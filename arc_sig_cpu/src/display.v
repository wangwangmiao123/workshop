==> flow/design.v <==
`timescale 1ns / 1ps
module display (
	input [1:0] sw,  
	input wire clk,   
	input wire rst,   
	input wire [7:0] en,   
	input wire [31:0] data,   
	input wire [7:0] dot,   
	input wire [15:0] led,   
	output wire led_clk,
	output wire led_en,
	output wire led_clr_n,
	output wire led_do,
	output wire seg_clk,
	output wire seg_en,
	output wire seg_clr_n,
	output wire seg_do
	);
	function integer GET_WIDTH;   
	input [31:0] data;
	begin
		if (data[31]) GET_WIDTH=32;
		else if (data[30]) GET_WIDTH=31;
		else if (data[29]) GET_WIDTH=30;
		else if (data[28]) GET_WIDTH=29;
		else if (data[27]) GET_WIDTH=28;
		else if (data[26]) GET_WIDTH=27;
		else if (data[25]) GET_WIDTH=26;
		else if (data[24]) GET_WIDTH=25;
		else if (data[23]) GET_WIDTH=24;
		else if (data[22]) GET_WIDTH=23;
		else if (data[21]) GET_WIDTH=22;
		else if (data[20]) GET_WIDTH=21;
		else if (data[19]) GET_WIDTH=20;
		else if (data[18]) GET_WIDTH=19;
		else if (data[17]) GET_WIDTH=18;
		else if (data[16]) GET_WIDTH=17;
		else if (data[15]) GET_WIDTH=16;
		else if (data[14]) GET_WIDTH=15;
		else if (data[13]) GET_WIDTH=14;
		else if (data[12]) GET_WIDTH=13;
		else if (data[11]) GET_WIDTH=12;
		else if (data[10]) GET_WIDTH=11;
		else if (data[9]) GET_WIDTH=10;
		else if (data[8]) GET_WIDTH=9;
		else if (data[7]) GET_WIDTH=8;
		else if (data[6]) GET_WIDTH=7;
		else if (data[5]) GET_WIDTH=6;
		else if (data[4]) GET_WIDTH=5;
		else if (data[3]) GET_WIDTH=4;
		else if (data[2]) GET_WIDTH=3;
		else if (data[1]) GET_WIDTH=2;
		else if (data[0]) GET_WIDTH=1;
		else GET_WIDTH=1;
	end
endfunction
	parameter
		CLK_FREQ = 25;   
	localparam
		SEG_PULSE = 1'b0;
	localparam
		REFRESH_INTERVAL = 100,   
		COUNT_REFRESH = 1 + CLK_FREQ * REFRESH_INTERVAL * 1000,
		COUNT_BITS = GET_WIDTH(COUNT_REFRESH-1);
	function [6:0] digit2seg;
		input [3:0] number;
		begin
			case (number)
				4'h0: digit2seg = 7'b0111111;
				4'h1: digit2seg = 7'b0000110;
				4'h2: digit2seg = 7'b1011011;
				4'h3: digit2seg = 7'b1001111;
				4'h4: digit2seg = 7'b1100110;
				4'h5: digit2seg = 7'b1101101;
				4'h6: digit2seg = 7'b1111101;
				4'h7: digit2seg = 7'b0000111;
				4'h8: digit2seg = 7'b1111111;
				4'h9: digit2seg = 7'b1101111;
				4'hA: digit2seg = 7'b1110111;
				4'hB: digit2seg = 7'b1111100;
				4'hC: digit2seg = 7'b0111001;
				4'hD: digit2seg = 7'b1011110;
				4'hE: digit2seg = 7'b1111001;
				4'hF: digit2seg = 7'b1110001;
			endcase
		end
	endfunction
	wire [63:0] segment;
   assign segment = data ; 	
	wire led_start, seg_start;
	wire led_clr, seg_clr;
	reg [COUNT_BITS-1:0] clk_count = 0;
	assign
		led_en = 1,
		led_clr_n = ~led_clr,
		seg_en = 1,
		seg_clr_n = ~seg_clr;
	parallel2serial #(
		.P_CLK_FREQ(CLK_FREQ),
		.S_CLK_FREQ(20),
		.DATA_BITS(16),
		.CODE_ENDIAN(1)
		) P2S_LED (
		.clk(clk),
		.rst(rst),
		.data(SEG_PULSE ? led : ~led),
		.start(led_start),
		.busy(),
		.finish(),
		.s_clk(led_clk),
		.s_clr(led_clr),
		.s_dat(led_do)
		);
	parallel2serial #(
		.P_CLK_FREQ(CLK_FREQ),
		.S_CLK_FREQ(20),
		.DATA_BITS(64),
		.CODE_ENDIAN(1)
		) P2S_SEG (
		.clk(clk),
		.rst(rst),
		.data(SEG_PULSE ? segment : ~segment),
		.start(seg_start),
		.busy(),
		.finish(),
		.s_clk(seg_clk),
		.s_clr(seg_clr),
		.s_dat(seg_do)
		);
	always @(posedge clk) begin
		if (rst)
			clk_count <= 0;
		else if (clk_count[COUNT_BITS-1])
			clk_count <= 0;
		else
			clk_count <= clk_count + 1'h1;
	end
	assign
		led_start = clk_count[COUNT_BITS-1],
		seg_start = clk_count[COUNT_BITS-1];
endmodule
`timescale 1ns / 1ps
module parallel2serial (
	input wire clk,   
	input wire rst,   
	input wire [DATA_BITS-1:0] data,   
	input wire start,   
	output reg busy,   
	output reg finish,   
	output reg s_clk = 0,   
	output reg s_clr = 0,   
	output wire s_dat   
	);
	function integer GET_WIDTH;   
	input [31:0] data;
	begin
		if (data[31]) GET_WIDTH=32;
		else if (data[30]) GET_WIDTH=31;
		else if (data[29]) GET_WIDTH=30;
		else if (data[28]) GET_WIDTH=29;
		else if (data[27]) GET_WIDTH=28;
		else if (data[26]) GET_WIDTH=27;
		else if (data[25]) GET_WIDTH=26;
		else if (data[24]) GET_WIDTH=25;
		else if (data[23]) GET_WIDTH=24;
		else if (data[22]) GET_WIDTH=23;
		else if (data[21]) GET_WIDTH=22;
		else if (data[20]) GET_WIDTH=21;
		else if (data[19]) GET_WIDTH=20;
		else if (data[18]) GET_WIDTH=19;
		else if (data[17]) GET_WIDTH=18;
		else if (data[16]) GET_WIDTH=17;
		else if (data[15]) GET_WIDTH=16;
		else if (data[14]) GET_WIDTH=15;
		else if (data[13]) GET_WIDTH=14;
		else if (data[12]) GET_WIDTH=13;
		else if (data[11]) GET_WIDTH=12;
		else if (data[10]) GET_WIDTH=11;
		else if (data[9]) GET_WIDTH=10;
		else if (data[8]) GET_WIDTH=9;
		else if (data[7]) GET_WIDTH=8;
		else if (data[6]) GET_WIDTH=7;
		else if (data[5]) GET_WIDTH=6;
		else if (data[4]) GET_WIDTH=5;
		else if (data[3]) GET_WIDTH=4;
		else if (data[2]) GET_WIDTH=3;
		else if (data[1]) GET_WIDTH=2;
		else if (data[0]) GET_WIDTH=1;
		else GET_WIDTH=1;
	end
endfunction
	parameter
		P_CLK_FREQ = 100,   
		S_CLK_FREQ = 10,   
		DATA_BITS = 32,   
		CODE_ENDIAN = 0;   
	localparam
		COUNT_HALFCYCLE = 1 + (P_CLK_FREQ-1) / S_CLK_FREQ / 2,
		CYCLE_COUNT_BITS = GET_WIDTH(COUNT_HALFCYCLE-1),
		DATA_COUNT_BITS = GET_WIDTH(DATA_BITS-1);
	reg [DATA_BITS:0] buff;
	reg [CYCLE_COUNT_BITS-1:0] cycle_count = 0;
	wire s_clk_negedge;
	localparam
		S_IDLE = 0,   
		S_CLEAR = 1,   
		S_WORK = 2,   
		S_DONE = 3;   
	reg [2:0] state = 0;
	reg [2:0] next_state;
	reg [DATA_COUNT_BITS-1:0] data_count = 0;
	reg [DATA_COUNT_BITS-1:0] next_data_count;
	always @(*) begin
		next_state = 0;
		next_data_count = 0;
		case (state)
			S_IDLE: begin
				if (start) begin
					next_state = S_CLEAR;
				end
				else begin
					next_state = S_IDLE;
				end
			end
			S_CLEAR: begin
				if (s_clk_negedge) begin
					next_state = S_WORK;
				end
				else begin
					next_state = S_CLEAR;
				end
			end
			S_WORK: begin
				if (s_clk_negedge) begin
					next_data_count = data_count + 1'h1;
					if (data_count == DATA_BITS-1)
						next_state = S_DONE;
					else
						next_state = S_WORK;
				end
				else begin
					next_data_count = data_count;
					next_state = S_WORK;
				end
			end
			S_DONE: begin
				next_state = S_IDLE;
			end
		endcase
	end
	always @(posedge clk) begin
		if (rst) begin
			state <= 0;
			data_count <= 0;
		end
		else begin
			state <= next_state;
			data_count <= next_data_count;
		end
	end
	always @(posedge clk) begin
		busy <= 0;
		finish <= 0;
		s_clr <= 0;
		if (~rst) case (next_state)
			S_IDLE: begin
				buff <= 0;
			end
			S_CLEAR: begin
				busy <= 1;
				if (CODE_ENDIAN)
					buff <= {1'b0, data};
				else
					buff <= {data, 1'b0};
				s_clr <= 1;
			end
			S_WORK: begin
				busy <= 1;
				if (s_clk_negedge) begin
					if (CODE_ENDIAN)
						buff <= {buff[DATA_BITS-1:0], 1'b0};
					else
						buff <= {1'b0, buff[DATA_BITS:1]};
				end
			end
			S_DONE: begin
				finish <= 1;
			end
		endcase
	end
	assign s_dat = CODE_ENDIAN ? buff[DATA_BITS] : buff[0];
	always @(posedge clk) begin
		if (rst || state==S_IDLE || state==S_DONE) begin
			cycle_count <= 0;
			s_clk <= 0;
		end
		else begin
			if (cycle_count == COUNT_HALFCYCLE-1) begin
				cycle_count <= 0;
				s_clk <= ~s_clk;
			end
			else begin
				cycle_count <= cycle_count + 1'h1;
			end
		end
	end
	assign
		s_clk_negedge = (cycle_count == COUNT_HALFCYCLE-1) && s_clk;   
endmodule
## From RTL to reports: display

The steps from the RTL of display to its reports follow in flow order.
Line numbers count from 1 in the design file above.
Operators: Yosys type, input widths -> output width; for muxes data width and select width s.
Cell names lack the library's common part.
A cell with - has no value.

| design | value |
|---|---|
| design top | display |
| clock port | clk |
| library | sky130hd |
| timing corner | tt_025C_1v80 |

## Word level

Yosys after proc, flatten, opt, wreduce and memory -nomap, before mapping. Memory bits, and registers merged into a memory's read port (data or address), are not among the register bits. Print and check cells are not counted. Equal cells are merged and count once.

| operators by class | value |
|---|---|
| add/subtract/negate cells | 5 |
| $mul | 0 |
| divide/modulo/power cells | 0 |
| $lt $le $gt $ge | 0 |
| equal/unequal tests | 14 |
| shift-type cells | 0 |
| multiplexer cells | 15 |
| bitwise operators | 11 |
| reduce/logical cells | 19 |

Operator list:

| kind | count |
|---|---|
| $pmux 65 s3 | 1 |
| $mux 65 | 1 |
| $not 32->64 | 1 |
| $pmux 17 s3 | 1 |
| $add 22x1->22 const B | 1 |
| $eq 3x2->1 const B | 6 |
| $pmux 3 s3 | 2 |
| $mux 17 | 1 |
| $not 16->16 | 1 |
| $eq 3x1->1 const B | 4 |
| $logic_not 3->1 | 4 |
| $reduce_or 2->1 | 5 |
| $not 1->1 | 9 |
| $reduce_and 3->1 | 2 |
| $reduce_bool 3->1 | 2 |
| $add 6x1->6 const B | 1 |
| $eq 6x6->1 const B | 1 |
| $mux 3 | 2 |
| $mux 1 | 5 |
| $logic_or 1x1->1 | 4 |
| $ne 2x1->1 const B | 2 |
| $add 4x1->4 const B | 1 |
| $eq 4x4->1 const B | 1 |
| $mux 2 | 2 |
| $add 1x1->1 const B | 2 |
| $logic_and 1x1->1 | 2 |

| bit counts | value |
|---|---|
| bits in registers | 126 |
| bits in latches | 0 |
| RAM bits | 0 |
| ROM bits | 0 |
| word width x clocked read ports | 0 |
| memories | 0 |
| input port bits | 68 |

## Logic depth

Yosys ltp: most cells in a row. Word level: on the elaborated netlist, between registers, memories and ports. Mapped: between sequential cells and ports; inverters and the memories' decode and read muxes count.

| logic depth | value |
|---|---|
| word-level depth | 7 |
| ABC_AREA | 0 |
| gate-level depth with buffers | 10 |
| mapped depth without buffers | 8 |

## Mapped cells and area

Source: synth_stat.txt of the flow (Yosys; design flattened, memories mapped). It holds for the ABC_AREA given above (unset counts as 0); a run with the other value may have another netlist.
The area totals of this step are shown rounded.

| mapped netlist | value |
|---|---|
| cells in the netlist | 476 |
| mapped area | 5300 µm² |
| mapped flip-flops | 124 |
| buffers | 28 |

Cell types:

| cell type | count |
|---|---|
| edfxtp_1 | 82 |
| dfxtp_1 | 42 |
| a21o_1 | 32 |
| nand2b_1 | 36 |
| nand2_1 | 57 |
| a21oi_1 | 39 |
| ha_1 | 10 |
| nor2_1 | 31 |
| o21ai_0 | 20 |
| xnor2_1 | 11 |
| clkbuf_1 | 25 |
| nor2b_1 | 15 |
| xor2_1 | 10 |
| nand4_1 | 7 |
| nand3_1 | 8 |
| inv_1 | 9 |
| nor3_1 | 5 |
| nor4_1 | 4 |

Other cell types: 23; their cells: 33.
The figures by module come from a second, unflattened synthesis with its own total; it is not the netlist above.

| second synthesis, totals | value |
|---|---|
| cell total of the unflattened synthesis | 474 |
| area total of the unflattened synthesis | 5600 µm² |

Rows give one instance, submodules left out.

By module:

| module | instances | cells | area (µm²) | seq. area (µm²) |
|---|---|---|---|---|
| parallel2serial | 1 | 208 | 3200 | 2200 |
| parallel2serial | 1 | 104 | 1200 | 730 |
| display | 1 | 162 | 1200 | 440 |

## Worst setup path after synthesis

OpenSTA on the mapped netlist: ideal clock, no wires. The path of least setup slack (recovery checks aside). Input and output delay are each 20% of the period. Register names are those of the netlist, which keeps one name where synthesis merged equal registers.

| timing path post-synthesis | value |
|---|---|
| kind | input to register |
| start point | in rst |
| end point | reg P2S_SEG.buff[0] |
| clock period | 7220 ps |
| external input delay | 1444 ps |
| launch time at the first pin | 1444 ps |
| data arrival time | 6444 ps |
| path slack | 191 ps |
| path delay | 5585 ps |
| driving pins on the path | 2 |
| path buffers | 1 |
| synthesis period reached | 7029 ps |

"path delay" is the arrival time less input delay plus setup time.
"driving pins on the path": output pins that drive a net of the path, with the launching flip-flop's if there is one; two outputs of one cell count as two.
"synthesis period reached" is the clock period less the worst setup slack; recovery checks do not enter. This is arithmetic on one report: input and output delays are still those of the set period (20% each).
Between the ends stands the longest chain of elaborated cells between them, by number of cells; it is not shown to be the way that was timed. Of several equally long chains one is given.
A line is the first line of the expression or statement that the cell stems from. Yosys adds cells for indexed reads and writes and turns some case tables into memories.
A register here has more assigning lines than the two given.

| on the way, post-synthesis | value |
|---|---|
| cells stage by stage | clkbuf_1 > a211oi_1 |
| length of the longest elaborated chain | 2 |
| elaborated cells on any way between the ends | 2 |
| source lines of those cells | 0 |
| those cells by class | logic: 1; reduce/logical: 1 |

RTL lines, path post-synthesis:

| item | line | text |
|---|---|---|
| start, declared | 5 | `input wire rst,` |
| $not 1->1 | - |  |
| $reduce_and 3->1 | - |  |
| end, assigned | 272 | `buff <= {1'b0, data};` |
| end, assigned | 274 | `buff <= {data, 1'b0};` |
| end, declared | 201 | `reg [DATA_BITS:0] buff;` |

## Path in the finished layout

From the final timing report of flow run A: the path of least setup slack in the routed layout; clock arrival at registers is part of the times.
The path's times are printed in steps of 10 ps; the period is the one set.

| timing path after layout | value |
|---|---|
| kind | register to register |
| start point | reg P2S_SEG.s_clk |
| end point | reg P2S_SEG.buff[53] |
| clock period | 6240 ps |
| launch time at the first pin | 410 ps |
| data arrival time | 2930 ps |
| path slack | 3340 ps |
| driving pins on the path | 7 |
| path buffers | 1 |

Between the ends stands the longest chain of elaborated cells between them, by number of cells; it is not shown to be the way that was timed. Of several equally long chains one is given.
A register here has more assigning lines than the two given.
Only ways into the end's enable, where the timed path ends, are counted here.

| on the way, after layout | value |
|---|---|
| cells stage by stage | dfxtp_1 > nor2b_1 > nand4_1 > o21a_1 > ha_1 > a211oi_4 > buf_4 |
| length of the longest elaborated chain | 6 |
| elaborated cells on any way between the ends | 10 |
| source lines of those cells | 5 |
| those cells by class | eq/ne: 3; mux: 3; reduce/logical: 4 |

RTL lines, path after layout:

| item | line | text |
|---|---|---|
| start, declared | 150 | `output reg s_clk = 0,` |
| start, assigned | 295 | `s_clk <= 0;` |
| start, assigned | 300 | `s_clk <= ~s_clk;` |
| $logic_and 1x1->1 | 308 | `s_clk_negedge = (cycle_count == COUNT_HALFCYCLE-1) && s_clk;` |
| $mux 3 | 234 | `if (s_clk_negedge) begin` |
| $pmux 3 s3 | 216 | `case (state)` |
| $eq 3x2->1 | 265 | `if (~rst) case (next_state)` |
| $ne 2x1->1 | - |  |
| $reduce_and 3->1 | - |  |
| end, assigned | 272 | `buff <= {1'b0, data};` |
| end, assigned | 274 | `buff <= {data, 1'b0};` |
| end, declared | 201 | `reg [DATA_BITS:0] buff;` |

Flow measurements of display on sky130hd: 2 stored runs with different settings, listed in no order. Input and output delays are each 20% of the period that was set; the output load is 0.01 pF.
By "reached clock period" is meant the clock period of the run minus its worst setup slack. This is arithmetic on one report: input and output delays are still those of the set period (20% each).
"worst path time" means the part of the period allowed to the worst setup path (the constraints hold back 20% at inputs and 20% at outputs) less its slack; where the path has registers, the arrival times of their clocks count too.
"total power after layout": no workload was simulated; the value follows from the tool's default switching activity.
"worst path time" is known to 10 ps.
Results are given in rounded form.

#### Flow run A

| setting | value |
|---|---|
| period_ns | `6.24` |
| CORE_UTILIZATION | `17` |
| HOLD_SLACK_MARGIN | `0.23` |
| CORE_ASPECT_RATIO | `0.96` |
| CORE_MARGIN | `8` |
| CELL_PAD_IN_SITES_DETAIL_PLACEMENT | `1` |
| GPL_TIMING_DRIVEN | `1` |
| GPL_ROUTABILITY_DRIVEN | `1` |
| CTS_CLUSTER_SIZE | `32` |
| CAP_MARGIN | `40` |
| MIN_ROUTING_LAYER | `met1` |
| MAX_ROUTING_LAYER | `met4` |
| SLEW_MARGIN | `20` |

| result | value |
|---|---|
| reached clock period | 2898 ps |
| utilization after routing | 23% |
| summed negative setup slack | 0 ps |
| standard-cell area after layout | 7000 µm² |
| worst slack on setup checks | 3300 ps |
| worst path time | 2900 ps |
| class of the worst setup path | register to register |
| die size | 37000 µm² |
| worst-case hold slack | 470 ps |
| netlist area reported by Yosys | 5300 µm² |
| total power after layout | 2.0 mW |

#### Flow run B

| setting | value |
|---|---|
| period_ns | `6.52` |
| CORE_UTILIZATION | `16` |
| SETUP_SLACK_MARGIN | `1.7` |
| PLACE_DENSITY_LB_ADDON | `0.01` |
| CORE_ASPECT_RATIO | `1.78` |
| CORE_MARGIN | `7` |
| GPL_TIMING_DRIVEN | `1` |
| GPL_ROUTABILITY_DRIVEN | `1` |
| CTS_CLUSTER_SIZE | `24` |
| MIN_ROUTING_LAYER | `met1` |
| MAX_ROUTING_LAYER | `met5` |
| CAP_MARGIN | `20` |
| SLEW_MARGIN | `20` |

| result | value |
|---|---|
| netlist area reported by Yosys | 5300 µm² |
| summed negative setup slack | 0 ps |
| reached clock period | 3022 ps |
| worst-case hold slack | 480 ps |
| standard-cell area after layout | 7000 µm² |
| total power after layout | 2.0 mW |
| die size | 39000 µm² |
| utilization after routing | 22% |
| worst path time | 3020 ps |
| class of the worst setup path | register to register |
| worst slack on setup checks | 3500 ps |
